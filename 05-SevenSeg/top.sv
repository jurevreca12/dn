==> flow/design.v <==
module SevSegDisplay(
	input  logic clock,
	input  logic reset,
	input  logic [3:0] digit1,
	input  logic [3:0] digit2,
	input  logic [3:0] digit3,
	input  logic [3:0] digit4,
	input  logic [3:0] digit5,
	input  logic [3:0] digit6,
	input  logic [3:0] digit7,
	input  logic [3:0] digit8,
	output logic [7:0] anode_select,
	output logic [6:0] segs
);
	logic [3:0]  curr_digit;
	logic time_tick;
	logic [31:0] digits;
	assign digits = {digit8, digit7, digit6, digit5, digit4, digit3, digit2, digit1};
	value_to_digit v2d (
		.value        (digits),
		.anode_select (anode_select),
		.digit        (curr_digit)
	);
	digits_to_segments d2s (
		.digit (curr_digit),
		.segs  (segs)
	);
	timer_002s t002 (
		.clock     (clock),
		.reset     (reset),
		.time_tick (time_tick)
	);
	anode_assert ae (
		.clock        (clock),
		.reset        (reset),
		.clock_enable (time_tick),
		.anode_select (anode_select)
	);
endmodule
module anode_assert (
	input  logic clock,
	input  logic reset,
	input  logic clock_enable,
	output logic [7:0] anode_select 
);
	logic [2:0] count;
	always_ff @(posedge clock) begin
		if (reset)
			count <= '0;
		else if (clock_enable)
			count <= count + 1'b1;
	end
	assign anode_select = ~(1 << count);
endmodule
module counter_1s (
	input  logic clock,
	input  logic reset,
	input  logic enable,
	output logic [31:0] count
);
	localparam int LIMIT = 100000000;
	logic [31:0] fst_cnt;
	always_ff @(posedge clock) begin
		if (reset || (fst_cnt == (LIMIT - 1)))
			fst_cnt <= '0;
		else
			fst_cnt <= fst_cnt + 1'b1;
	end
	always_ff @(posedge clock) begin
		if (reset)
			count <= '0;
		else if (enable && (fst_cnt == (LIMIT - 1)))
			count <= count + 1'b1;
	end
endmodule
module digits_to_segments (
	input  logic [3:0] digit,
	output logic [6:0] segs
);
	always_comb begin
		case (digit) 
			4'b0000: segs = ~7'b011_1111;  
			4'b0001: segs = ~7'b000_0110;  
			4'b0010: segs = ~7'b101_1011;  
			4'b0011: segs = ~7'b100_1111;  
			4'b0100: segs = ~7'b110_0110;  
			4'b0101: segs = ~7'b110_1101;  
			4'b0110: segs = ~7'b111_1101;  
			4'b0111: segs = ~7'b000_0111;  
			4'b1000: segs = ~7'b111_1111;  
			4'b1001: segs = ~7'b110_1111;  
			4'b1010: segs = ~7'b111_0111;  
			4'b1011: segs = ~7'b111_1100;  
			4'b1100: segs = ~7'b101_1000;  
			4'b1101: segs = ~7'b101_1110;  
			4'b1110: segs = ~7'b111_1001;  
			4'b1111: segs = ~7'b111_0001;  
			default: segs = ~'0;
		endcase
	end
endmodule
module timer_002s (
	input  logic clock,
	input  logic reset,
	output logic time_tick
);
	localparam int LIMIT = 200000;
	logic [17:0] counter;
	always_ff @(posedge clock) begin
		if (reset || (counter == (LIMIT - 1)))
			counter <= '0;
		else 
			counter <= counter + 1'b1;
	end
	assign time_tick = (counter == (LIMIT - 1));
endmodule
module top (
	input  logic clock,
	input  logic reset,
	input  logic enable,
	output logic [7:0] anode_assert,
	output logic [6:0] segs
);
	logic [31:0] count;
	counter_1s c1s (
		.clock  (clock),
		.reset  (reset),
		.enable (enable),
		.count  (count)
	);
	SevSegDisplay ssd (
		.clock        (clock),
		.reset        (reset),
		.digit1       (count[3:0]),
		.digit2       (count[7:4]),
		.digit3       (count[11:8]),
		.digit4       (count[15:12]),
		.digit5       (count[19:16]),
		.digit6       (count[23:20]),
		.digit7       (count[27:24]),
		.digit8       (count[31:28]),
		.anode_select (anode_assert),
		.segs         (segs)
	);
endmodule
module value_to_digit(
	input logic [31:0] value,
	input logic [7:0] anode_select,
	output logic [3:0] digit
);
	always_comb begin
		case(anode_select)
			8'b1111_1110: digit = value[3:0];
			8'b1111_1101: digit = value[7:4];
			8'b1111_1011: digit = value[11:8];
			8'b1111_0111: digit = value[15:12];
			8'b1110_1111: digit = value[19:16];
			8'b1101_1111: digit = value[23:20];
			8'b1011_1111: digit = value[27:24];
			8'b0111_1111: digit = value[31:28];
			default: digit = 4'b0000;
		endcase
	end
endmodule
Tool chain data of top
Tool output for the design above, in the order of the flow. Lines are those of the file above, counted from 1. Operators carry their Yosys type and port widths (W data, S select, Z words). Cell names lack the library's common part. Not given: --

Top module: top. Clock input: clock. Library: sky130hd. Corner: tt_025C_1v80.

Elaborated design
Yosys after proc, flatten, opt, wreduce and memory -nomap, before mapping. Enables and synchronous resets that opt folds into registers are not counted as muxes. Memory bits, and registers merged into a memory's read port (data or address), are not among the register bits. Print and check cells are not counted. Equal cells are merged and count once. Yosys's memory passes give these memory sizes; they may raise the number of words (mostly to a power of two), join words into wider ones and drop unused or constant bits.

For input port bits the number is 3. Under bits in writable memories stands 0. Under register bits after elaboration stands 85. Output and inout bits: 15. The entry for cells after elaboration reads 25. Bits in latches: 0. For memories the number is 1. ROM bits: 112. Under word width x clocked read ports stands 0.

Div/mod/pow operators: 0. For shift operators the number is 1. The entry for equality and inequality tests reads 10. Reduce/logical cells: 3. The entry for multipliers reads 0. Bitwise logic cells: 1. The figure for add/subtract/negate cells is 4. The entry for muxes and demuxes reads 1. Magnitude comparators: 0.

Memories: (no name shown) (words 16, width 7, read ports 1, write ports 0, RTL line 81) `case (digit)`.

Operators by type and width (number): $add A32 B1 Y32 const B (2); $eq A8 B8 Y1 const B (7); $eq A32 B27 Y1 const B (1); $pmux W4 S8 (1); $add A18 B1 Y18 const B (1); $eq A18 B18 Y1 const B (1); $shl A2 B3 Y8 const A (1); $eq A8 B7 Y1 const B (1); $not A8 Y8 (1); $add A3 B1 Y3 const B (1); $logic_or A1 B1 Y1 (2); $logic_and A1 B1 Y1 (1).

Longest topological paths
Depth = most cells in a row (Yosys ltp): at word level without a register or memory, in the mapped netlist without a sequential cell, where the memories' decode and read muxes count.

The entry for word-level depth reads 4. The entry for ABC_AREA reads 0. The entry for depth in mapped cells reads 13. The entry for depth with buffers taken out reads 10.

Netlist
Source: synth_stat.txt of the flow (Yosys; design flattened, memories mapped). It holds for the ABC_AREA given above (unset counts as 0); a run with the other value may have another netlist. The area totals of this step are shown rounded.

The figure for buffers is 27. The figure for cell area after synthesis is 4692 um^2. Under sequential part of the area stands 1702 um^2. Cells in the netlist: 565. The figure for flip-flops is 85.

Cell types: dfxtp_1 (number 85, area in all 1.7E+03 um^2); nor2_1 (number 71, area in all 266.506 um^2); mux2i_1 (number 24, area in all 240.23 um^2); xnor2_1 (number 27, area in all 236.477 um^2); ha_1 (number 17, area in all 212.704 um^2); xor2_1 (number 19, area in all 166.41 um^2); nand4_1 (number 25, area in all 156.4 um^2); or4_1 (number 20, area in all 150.144 um^2); a21oi_1 (number 29, area in all 145.139 um^2); o31ai_1 (number 19, area in all 142.637 um^2); nand2_1 (number 35, area in all 131.376 um^2); nand3_1 (number 24, area in all 120.115 um^2); nor3_1 (number 22, area in all 110.106 um^2); inv_1 (number 25, area in all 93.84 um^2); or3_1 (number 14, area in all 87.584 um^2); clkbuf_1 (number 22, area in all 82.579 um^2); and4_1 (number 9, area in all 78.826 um^2); nor4_1 (number 12, area in all 75.072 um^2).

Other cell types: 25; their cells: 66. The figures by module come from a second, unflattened synthesis with its own total; it is not the netlist above.

The figure for cells (unflattened synthesis) is 566. For area (unflattened synthesis) the number is 4782 um^2.

Rows give one instance, submodules left out.

Modules: counter_1s (seq. area 1281 um^2, instances 1, cells 354, area 3019 um^2); timer_002s (seq. area 360.3 um^2, instances 1, cells 96, area 857.1 um^2); value_to_digit (seq. area 0.0 um^2, instances 1, cells 61, area 459.2 um^2); digits_to_segments (seq. area 0.0 um^2, instances 1, cells 29, area 232.7 um^2); anode_assert (seq. area 60.1 um^2, instances 1, cells 26, area 214.0 um^2); SevSegDisplay (seq. area 0.0 um^2, instances 1, cells 0, area 0.0 um^2); top (seq. area 0.0 um^2, instances 1, cells 0, area 0.0 um^2).

Timing after synthesis
Source: OpenSTA report_checks on the synthesized netlist (no wires, ideal clock, input and output delay 20% of the period each), path of least setup slack; recovery checks are left aside. Register names are those of the netlist, which keeps one name where synthesis merged equal registers.

Path kind: register to output. Start point: reg ssd.ae.count[2]. End point: out segs[4]. Arrival time: 3.329 ns. For launch time at the first pin the number is 0.000 ns. For delay of the path the number is 3.329 ns. For path slack the number is 0.391 ns. Buffers on the path: 2. The figure for external output delay is 0.930 ns. Under clock period stands 4.65 ns. For stages on the path the number is 12. Data required time: 3.720 ns. For synthesis period reached the number is 4.259 ns.

"delay of the path" = arrival - input delay + setup time. At an output port there is no setup time. "stages on the path": output pins that drive a net of the path, with the launching flip-flop's if there is one; two outputs of one cell count as two. "synthesis period reached" = period - worst setup slack (recovery checks aside). The figure is calculated, with input and output delays left at 20% of the set period. The rows between start and end are the longest chain of elaborated cells between them; the timing report does not say that the signal goes this way. Where chains are equally long, one stands for them. Each line given opens the expression or statement behind the cell; cells for indexed reads and writes are added by Yosys, which also makes memories of some case tables. A memory read counts as a cell of the chain, while the word-level depth stops at memories.

Cells stage by stage: dfxtp_1 > clkbuf_1 > clkbuf_1 > inv_1 > ha_1 > nand3b_1 > a21oi_1 > nor4_1 > inv_1 > ha_1 > mux2_2 > mux2i_1. For cells in the longest elaborated chain the number is 5. For elaborated cells between the ends (all ways) the number is 12. The figure for RTL lines with such cells is 3. Those cells by class: eq/ne (8); shift (1); mux (1); logic (1); memory (1).

RTL lines, path after synthesis: start, declared (RTL line 46) `logic [2:0] count;`; start, assigned (RTL line 49) `count <= '0;`; start, assigned (RTL line 51) `count <= count + 1'b1;`; $shl A2 B3 Y8 (RTL line 53) `assign anode_select = ~(1 << count);`; $not A8 Y8 (RTL line 53); $eq A8 B7 Y1 (RTL line 152) `case(anode_select)`; $pmux W4 S8 (RTL line 152); $mem_v2 Z16 W7 (RTL line 81) `case (digit)`; end, declared (RTL line 122) `output logic [6:0] segs`.

Timing after layout
From the final timing report of job 1: the path of least setup slack in the routed layout; clock arrival at registers is part of the times.

Path kind: register to output. Start point: reg ssd.ae.count[2]. End point: out segs[5]. For launch time at the first pin the number is 0.35 ns. Buffers on the path: 1. For stages on the path the number is 12. The figure for external output delay is 0.97 ns. Arrival time: 3.47 ns. For path slack the number is 0.40 ns. Data required time: 3.87 ns. Under clock period stands 4.84 ns.

The rows between start and end are the longest chain of elaborated cells between them; the timing report does not say that the signal goes this way. Where chains are equally long, one stands for them. A memory read counts as a cell of the chain, while the word-level depth stops at memories.

Cells stage by stage: dfxtp_1 > inv_1 > ha_1 > or4_1 > nor3_1 > nor4_4 > inv_1 > ha_1 > inv_1 > mux2i_1 > a22o_1 > clkdlybuf4s50_1. For cells in the longest elaborated chain the number is 5. For elaborated cells between the ends (all ways) the number is 12. The figure for RTL lines with such cells is 3. Those cells by class: eq/ne (8); shift (1); mux (1); logic (1); memory (1).

RTL lines, path post-layout: start, declared (RTL line 46) `logic [2:0] count;`; start, assigned (RTL line 49) `count <= '0;`; start, assigned (RTL line 51) `count <= count + 1'b1;`; $shl A2 B3 Y8 (RTL line 53) `assign anode_select = ~(1 << count);`; $not A8 Y8 (RTL line 53); $eq A8 B7 Y1 (RTL line 152) `case(anode_select)`; $pmux W4 S8 (RTL line 152); $mem_v2 Z16 W7 (RTL line 81) `case (digit)`; end, declared (RTL line 122) `output logic [6:0] segs`.

Ticket comment

Top module top; platform sky130hd; tools Yosys and OpenROAD; 2 stored runs in no particular order. Input and output delays are each 20% of the period that was set; the output load is 0.01 pF. "time on the worst setup path" means the part of the period allowed to the worst setup path (the constraints hold back 20% at inputs and 20% at outputs) less its slack; where the path has registers, the arrival times of their clocks count too. By "total design power" is meant OpenSTA's value without simulated activity: inputs other than the clock are taken to toggle once in ten clock periods, and the tool carries that through the logic. The results are shown rounded.

Job 1 has these settings: period_ns 4.84; CORE_UTILIZATION 64; CAP_MARGIN 20; CORE_MARGIN 2; SLEW_MARGIN 20. For the total design power the run shows 1251 µW. The synthesized cell area reads 4692 um^2. The time on the worst setup path comes to 3.47 ns. Critical path kind: register to output. For the overall die area the run shows 8032 um^2. For the utilization the run shows 71.6%. The measured smallest hold slack is 0.470 ns. For the lowest setup slack the run shows 0.402 ns.

Job 2 has these settings: period_ns 7.24; CORE_UTILIZATION 72; SETUP_SLACK_MARGIN 0.48; CORE_ASPECT_RATIO 1.1; CORE_MARGIN 9; GPL_TIMING_DRIVEN 0; GPL_ROUTABILITY_DRIVEN 0; CTS_CLUSTER_DIAMETER 369; SLEW_MARGIN 5; MAX_ROUTING_LAYER met4; CAP_MARGIN 20. For the utilization the run shows 83.0%. The measured smallest hold slack is 0.477 ns. For the total design power the run shows 847.3 µW. The synthesized cell area reads 4692 um^2. For the lowest setup slack the run shows 1.220 ns. For the overall die area the run shows 9750 um^2. The time on the worst setup path comes to 4.57 ns. Critical path kind: register to output.
